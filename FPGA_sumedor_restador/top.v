==> flow/design.v <==
module clock_divider 
#(parameter INIT=0)
(
  input clk_in,
  output reg clk_out = 0
);
parameter SIZE = 16;  
parameter LIMIT = 16'd50000;  
reg [SIZE-1:0] count = INIT;
always @(posedge clk_in)
begin
  if (count == LIMIT)
  begin
    count <= 0;
    clk_out <= ~clk_out;
  end
  else
  begin
    count <= count + 1;
  end
end
endmodule
module CompUnsigned #(
    parameter Bits = 1
)
(
    input [(Bits -1):0] a,
    input [(Bits -1):0] b,
    output \> ,
    output \= ,
    output \<
);
    assign \> = a > b;
    assign \= = a == b;
    assign \< = a < b;
endmodule
module Mux_2x1_NBits #(
    parameter Bits = 2
)
(
    input [0:0] sel,
    input [(Bits - 1):0] in_0,
    input [(Bits - 1):0] in_1,
    output reg [(Bits - 1):0] out
);
    always @ (*) begin
        case (sel)
            1'h0: out = in_0;
            1'h1: out = in_1;
            default:
                out = 'h0;
        endcase
    end
endmodule
module intercambiador (
  input a3,
  input a2,
  input a1,
  input a0,
  input b3,
  input b2,
  input b1,
  input b0,
  input op,
  output ma,
  output eq,
  output me,
  output d0,
  output d1,
  output d2,
  output d3,
  output c0,
  output c1,
  output c2,
  output c3,
  output ne
);
  wire [3:0] s0;
  wire [3:0] s1;
  wire me_temp;
  wire ne_temp;
  wire [3:0] s2;
  wire [3:0] s3;
  assign s0[0] = a0;
  assign s0[1] = a1;
  assign s0[2] = a2;
  assign s0[3] = a3;
  assign s1[0] = b0;
  assign s1[1] = b1;
  assign s1[2] = b2;
  assign s1[3] = b3;
  CompUnsigned #(
    .Bits(4)
  )
  CompUnsigned_i0 (
    .a( s0 ),
    .b( s1 ),
    .\> ( ma ),
    .\= ( eq ),
    .\< ( me_temp )
  );
  assign ne_temp = (me_temp & op);
  Mux_2x1_NBits #(
    .Bits(4)
  )
  Mux_2x1_NBits_i1 (
    .sel( ne_temp ),
    .in_0( s0 ),
    .in_1( s1 ),
    .out( s2 )
  );
  Mux_2x1_NBits #(
    .Bits(4)
  )
  Mux_2x1_NBits_i2 (
    .sel( ne_temp ),
    .in_0( s1 ),
    .in_1( s0 ),
    .out( s3 )
  );
  assign d0 = s3[0];
  assign d1 = s3[1];
  assign d2 = s3[2];
  assign d3 = s3[3];
  assign c0 = s2[0];
  assign c1 = s2[1];
  assign c2 = s2[2];
  assign c3 = s2[3];
  assign me = me_temp;
  assign ne = ne_temp;
endmodule
module Demux1
#(
    parameter Default = 0 
)
(
    output out_0,
    output out_1,
    input [0:0] sel,
    input in
);
    assign out_0 = (sel == 1'h0)? in : Default;
    assign out_1 = (sel == 1'h1)? in : Default;
endmodule
module sumres (
  input op,
  input a,
  input b,
  input cbi,
  output s,
  output cbo
);
  wire s0;
  assign s0 = ~ a;
  assign s = ((s0 & ~ b & cbi) | (s0 & b & ~ cbi) | (a & ~ b & ~ cbi) | (a & b & cbi));
  assign cbo = ((a & cbi & ~ op) | (a & b & ~ op) | (s0 & cbi & op) | (s0 & b & op) | (b & cbi));
endmodule
module Suma_resta (
  input a1,
  input b1,
  input a0,
  input b0,
  input a3,
  input b3,
  input a2,
  input b2,
  input Op,
  output s1,
  output s0,
  output s3,
  output s2,
  output s4
);
  wire s5;
  wire s6;
  wire s7;
  sumres sumres_i0 (
    .op( Op ),
    .a( a0 ),
    .b( b0 ),
    .cbi( 1'b0 ),
    .s( s0 ),
    .cbo( s7 )
  );
  sumres sumres_i1 (
    .op( Op ),
    .a( a1 ),
    .b( b1 ),
    .cbi( s7 ),
    .s( s1 ),
    .cbo( s6 )
  );
  sumres sumres_i2 (
    .op( Op ),
    .a( a2 ),
    .b( b2 ),
    .cbi( s6 ),
    .s( s2 ),
    .cbo( s5 )
  );
  sumres sumres_i3 (
    .op( Op ),
    .a( a3 ),
    .b( b3 ),
    .cbi( s5 ),
    .s( s3 ),
    .cbo( s4 )
  );
endmodule
module base_conversor (
  input e4,
  input e3,
  input e2,
  input e1,
  input e0,
  output d3,
  output d2,
  output d1,
  output d0,
  output u3,
  output u2,
  output u1,
  output u0
);
  wire s0;
  wire s1;
  wire s2;
  wire s3;
  assign d3 = 1'b0;
  assign d1 = ((e2 & e4) | (e3 & e4));
  assign s0 = ~ e4;
  assign s2 = ~ e3;
  assign s1 = ~ e2;
  assign s3 = ~ e1;
  assign d0 = ((e1 & e3 & s0) | (e1 & e2 & e3) | (e2 & e3 & s0) | (s1 & s2 & e4));
  assign u3 = ((s3 & s1 & e3 & s0) | (e1 & s1 & s2 & e4) | (s3 & e2 & e3 & e4));
  assign u2 = ((e1 & e2 & s0) | (s3 & s1 & e4) | (e2 & s2 & s0) | (s1 & e3 & e4));
  assign u1 = ((e1 & s2 & s0) | (s3 & e2 & e3 & s0) | (s3 & s1 & s2 & e4) | (e1 & e2 & s2) | (e1 & s1 & e3 & e4));
  assign u0 = e0;
endmodule
module seg7 (
  input f3,
  input f2,
  input f1,
  input f0,
  output a,
  output b,
  output c,
  output d,
  output e,
  output f,
  output g
);
  wire s0;
  wire s1;
  wire s2;
  wire s3;
  assign s2 = ~ f3;
  assign s1 = ~ f2;
  assign s0 = ~ f1;
  assign s3 = ~ f0;
  assign a = ((f0 & s0 & s1 & s2) | (s3 & s0 & f2));
  assign b = ((f0 & s0 & f2) | (s3 & f1 & f2));
  assign c = (s3 & f1 & s1);
  assign d = ((f0 & s0 & s1) | (s3 & s0 & f2) | (f0 & f1 & f2));
  assign e = ((f0 & s2) | (f0 & s0) | (f0 & f2) | (s0 & f2));
  assign f = ((f0 & s1 & s2) | (f0 & f1) | (f1 & s1));
  assign g = ((f0 & f1 & f2) | (f0 & f1 & f3) | (s0 & s1 & s2));
endmodule
module top 
#(parameter INIT=0)
(
  input  clk,
  output r,
  input a3,
  input a2,
  input a1,
  input a0,
  input b3,
  input b2,
  input b1,
  input b0,
  input op,
  input enc,
  output ne,
  output a,
  output b,
  output c,
  output d,
  output e,
  output f,
  output g,
  output L1,
  output L2
);
  wire s0;
  wire s1;
  wire s2;
  wire s3;
  wire s4;
  wire s5;
  wire s6;
  wire s7;
  wire s8;
  wire s9;
  wire s10;
  wire s11;
  wire s12;
  wire s13;
  wire s14;
  wire s15;
  wire s16;
  wire s17;
  wire s18;
  wire s19;
  wire s20;
  wire s21;
  wire s22;
  wire s23;
  wire s24;
  wire s25;
  wire [3:0] s26;
  wire [3:0] s27;
  wire [3:0] s28;
  clock_divider #(.INIT(INIT)) div1
  (
    .clk_in(clk),
    .clk_out(r)
  );
  intercambiador intercambiador_i0 (
    .a3( a3 ),
    .a2( a2 ),
    .a1( a1 ),
    .a0( a0 ),
    .b3( b3 ),
    .b2( b2 ),
    .b1( b1 ),
    .b0( b0 ),
    .op( op ),
    .d0( s0 ),
    .d1( s1 ),
    .d2( s2 ),
    .d3( s3 ),
    .c0( s4 ),
    .c1( s5 ),
    .c2( s6 ),
    .c3( s7 ),
    .ne( s8 )
  );
  Demux1 #(
    .Default(0)
  )
  Demux1_i1 (
    .sel( r ),
    .in( enc ),
    .out_0( L1 ),
    .out_1( L2 )
  );
  Suma_resta Suma_resta_i2 (
    .a1( s5 ),
    .b1( s1 ),
    .a0( s4 ),
    .b0( s0 ),
    .a3( s7 ),
    .b3( s3 ),
    .a2( s6 ),
    .b2( s2 ),
    .Op( op ),
    .s1( s9 ),
    .s0( s10 ),
    .s3( s11 ),
    .s2( s12 ),
    .s4( s13 )
  );
  assign ne = ~ s8;
  base_conversor base_conversor_i3 (
    .e4( s13 ),
    .e3( s11 ),
    .e2( s12 ),
    .e1( s9 ),
    .e0( s10 ),
    .d3( s14 ),
    .d2( s15 ),
    .d1( s16 ),
    .d0( s17 ),
    .u3( s18 ),
    .u2( s19 ),
    .u1( s20 ),
    .u0( s21 )
  );
  assign s26[0] = s17;
  assign s26[1] = s16;
  assign s26[2] = s15;
  assign s26[3] = s14;
  assign s28[0] = s21;
  assign s28[1] = s20;
  assign s28[2] = s19;
  assign s28[3] = s18;
  Mux_2x1_NBits #(
    .Bits(4)
  )
  Mux_2x1_NBits_i4 (
    .sel( r ),
    .in_0( s26 ),
    .in_1( s28 ),
    .out( s27 )
  );
  assign s25 = s27[0];
  assign s24 = s27[1];
  assign s23 = s27[2];
  assign s22 = s27[3];
  seg7 seg7_i5 (
    .f3( s22 ),
    .f2( s23 ),
    .f1( s24 ),
    .f0( s25 ),
    .a( a ),
    .b( b ),
    .c( c ),
    .d( d ),
    .e( e ),
    .f( f ),
    .g( g )
  );
endmodule
## Step by step through the tools: top

Tool output for the design above, in the order of the flow.
Line numbers count from 1 in the design file above.
Cell names lack the library's common part.
Not given: n/a

| inputs | value |
|---|---|
| top module | top |
| clock input | clk |
| standard-cell library | sky130hd |
| corner | tt_025C_1v80 |

## Word-level counts

Counts by Yosys on the flattened word-level netlist (proc, flatten, opt, wreduce; memories kept). Register bits leave out memories and registers merged into their read ports (data or address); mux counts leave out enables and synchronous resets folded into registers. Print and check cells are left out. Cells with the same type and inputs are merged into one.

| word-level totals | value |
|---|---|
| bits in registers | 17 |
| bits in latches | 0 |
| memory bits (writable) | 0 |
| ROM bits | 0 |
| word width x clocked read ports | 0 |
| memory cells | 0 |
| input port bits | 11 |
| output and inout port bits | 11 |
| word-level cells | 183 |

| operators by class | value |
|---|---|
| add/sub/neg operators | 1 |
| multipliers | 0 |
| divide/modulo/power cells | 0 |
| $lt $le $gt $ge | 1 |
| equal/unequal tests | 1 |
| shift operators | 0 |
| multiplexer cells | 5 |
| bitwise operators | 173 |
| reduce/logical cells | 0 |

Operators by type and width:

| kind | count |
|---|---|
| bitwise AND 1 bit | 104 |
| OR 1 bit | 47 |
| parallel mux 4 bit (select 2 bit) | 3 |
| inverter 1 bit | 22 |
| adder 16 x 1 -> 16 bit with constant B | 1 |
| equality test 16 bit with constant B | 1 |
| < comparator 4 bit | 1 |
| 2-to-1 mux 1 bit | 2 |

## Logic depth

Yosys ltp: most cells in a row. Word level: on the elaborated netlist, between registers, memories and ports. Mapped: between sequential cells and ports; inverters and the memories' decode and read muxes count.

| depth | value |
|---|---|
| depth in word-level cells | 38 |
| ABC_AREA | 0 |
| gate-level depth with buffers | 14 |
| gate-level depth less buffers | 12 |

## Netlist

Yosys stat after the flow's synthesis: flattened, memories mapped to cells. It holds for the ABC_AREA given above (unset counts as 0); a run with the other value may have another netlist.

| synthesis totals | value |
|---|---|
| standard cells after synthesis | 256 |
| mapped area | 0.0019919 mm^2 |
| sequential part of the area | 0.0003503 mm^2 |
| flip-flop cells | 17 |
| buffers | 10 |

Cell types:

| cell | count | area in all (um^2) |
|---|---|---|
| dfxtp_1 | 16 | 320.307 |
| ha_1 | 13 | 162.656 |
| nor2_1 | 36 | 135.13 |
| nand2_1 | 24 | 90.086 |
| nand3_1 | 15 | 75.072 |
| xnor2_1 | 8 | 70.067 |
| xor2_1 | 8 | 70.067 |
| inv_1 | 15 | 56.304 |
| a21oi_1 | 11 | 55.053 |
| nor3_1 | 10 | 50.048 |
| o21ai_0 | 10 | 50.048 |
| a221oi_2 | 3 | 45.043 |
| mux2i_1 | 4 | 40.038 |
| nand2b_1 | 5 | 31.28 |
| edfxtp_1 | 1 | 30.029 |
| a2111oi_4 | 1 | 27.526 |
| o311ai_4 | 1 | 26.275 |
| a31oi_1 | 4 | 25.024 |

Other cell types: 51; their cells: 71.
By module: a second synthesis without flattening, with its own total; a netlist apart from the flattened one above.

| second synthesis, totals | value |
|---|---|
| cells (unflattened synthesis) | 165 |
| area total of the unflattened synthesis | 0.0014877 mm^2 |

Rows give one instance, submodules left out.

Modules:

| module | instances | cells | area (mm^2) | sequential area (mm^2) |
|---|---|---|---|---|
| clock_divider (INIT=0) | 1 | 73 | 0.0007345 | 0.0003503 |
| base_conversor | 1 | 22 | 0.0001589 | 0 |
| seg7 | 1 | 21 | 0.0001501 | 0 |
| sumres | 4 | 4 | 0.0000375 | 0 |
| Mux_2x1_NBits (Bits=4) | 3 | 4 | 0.000045 | 0 |
| CompUnsigned (Bits=4) | 1 | 16 | 0.0001289 | 0 |
| Demux1 (Default=0) | 1 | 2 | 0.0000163 | 0 |
| intercambiador | 1 | 1 | 0.0000063 | 0 |
| Suma_resta | 1 | 1 | 0.0000038 | 0 |
| top | 1 | 1 | 0.0000038 | 0 |

## Path before layout

Path of least setup slack by OpenSTA after synthesis, without wires, with an ideal clock, recovery checks aside; 20% of the period is set as input and as output delay. Where synthesis merged equal registers, the netlist keeps one of their names.

| timing after synthesis | value |
|---|---|
| path kind | input port to output port |
| start | input b2 |
| end | output a |
| clock period | 6620 ps |
| external input delay | 1324 ps |
| output delay | 1324 ps |
| time at the first pin | 1324 ps |
| arrival | 4326 ps |
| data required time | 5296 ps |
| setup slack | 970 ps |
| path delay | 3002 ps |
| stages | 12 |
| path buffers | 1 |
| synthesis period reached | 5650 ps |

"path delay" is the arrival time less input delay plus setup time.
At an output port there is no setup time.
"stages": output pins that drive a net of the path, with the launching flip-flop's if there is one; two outputs of one cell count as two.
"synthesis period reached" = period - worst setup slack (recovery checks aside). The figure is calculated, with input and output delays left at 20% of the set period.
Between the ends stands the longest chain of elaborated cells between them, by number of cells; it is not shown to be the way that was timed. Of several equally long chains one is given.
A line is the first line of the expression or statement that the cell stems from. Yosys adds cells for indexed reads and writes and turns some case tables into memories.

| on the way, after synthesis | value |
|---|---|
| cells stage by stage | clkbuf_1 inv_1 ha_1 o311a_4 a2111o_1 o311ai_4 o22a_4 mux2_4 or3_4 a2111oi_2 a211oi_1 a31oi_1 |
| length of the longest elaborated chain | 38 |
| elaborated cells on any way between the ends | 150 |
| classes of those cells | compare: 1; mux: 3; logic: 146 |

RTL lines, path after synthesis:

| what | RTL line | text |
|---|---|---|
| start, declared | 280 | `input b2,` |
| < comparator 4 bit | 35 | `assign \< = a < b;` |
| bitwise AND 1 bit | 102 | `assign ne_temp = (me_temp & op);` |
| inverter 1 bit | 47 | `case (sel)` |
| parallel mux 4 bit (select 2 bit) | 47 |  |
| inverter 1 bit | 154 | `assign s0 = ~ a;` |
| bitwise AND 1 bit x2 | 156 | `assign cbo = ((a & cbi & ~ op) \| (a & b & ~ op) \| (s0 & cbi & op) \| (s0 & b & op) \| (b & cbi));` |
| OR 1 bit | 156 |  |
| (+17 left out) | n/a |  |
| inverter 1 bit | 232 | `assign s2 = ~ e3;` |
| bitwise AND 1 bit x2 | 238 | `assign u1 = ((e1 & s2 & s0) \| (s3 & e2 & e3 & s0) \| (s3 & s1 & s2 & e4) \| (e1 & e2 & s2) \| (e1 & s1 & e3 & e4) ...` |
| OR 1 bit x4 | 238 |  |
| parallel mux 4 bit (select 2 bit) | 47 |  |
| inverter 1 bit | 260 | `assign s0 = ~ f1;` |
| bitwise AND 1 bit x3 | 262 | `assign a = ((f0 & s0 & s1 & s2) \| (s3 & s0 & f2));` |
| OR 1 bit | 262 |  |
| end, declared | 286 | `output a,` |

==> results <==
Settings of 2 stored flow runs for module top (sky130hd), not sorted in any way. The constraints put input and output delay at 20% of the set period each and load the outputs with 0.01 pF.

#### Record 1

| setting | value |
|---|---|
| period_ns | `4.34` |
| CORE_UTILIZATION | `54` |
| SETUP_SLACK_MARGIN | `0.26` |
| PLACE_DENSITY | `0.89` |
| HOLD_SLACK_MARGIN | `0.12` |
| CELL_PAD_IN_SITES_GLOBAL_PLACEMENT | `2` |
| GPL_TIMING_DRIVEN | `0` |
| CTS_CLUSTER_DIAMETER | `356` |
| SLEW_MARGIN | `10` |
| CAP_MARGIN | `20` |
| CORE_MARGIN | `2` |

No results, placement failed with GPL-0301.

#### Record 2

| setting | value |
|---|---|
| period_ns | `5.74` |
| CORE_UTILIZATION | `53` |
| PLACE_DENSITY_LB_ADDON | `0.16` |
| CELL_PAD_IN_SITES_GLOBAL_PLACEMENT | `2` |
| TNS_END_PERCENT | `10` |
| ABC_AREA | `0` |
| GPL_TIMING_DRIVEN | `1` |
| CTS_CLUSTER_SIZE | `39` |
| SLEW_MARGIN | `20` |
| CAP_MARGIN | `20` |
| CORE_MARGIN | `2` |

No results, placement failed with FLW-0024.
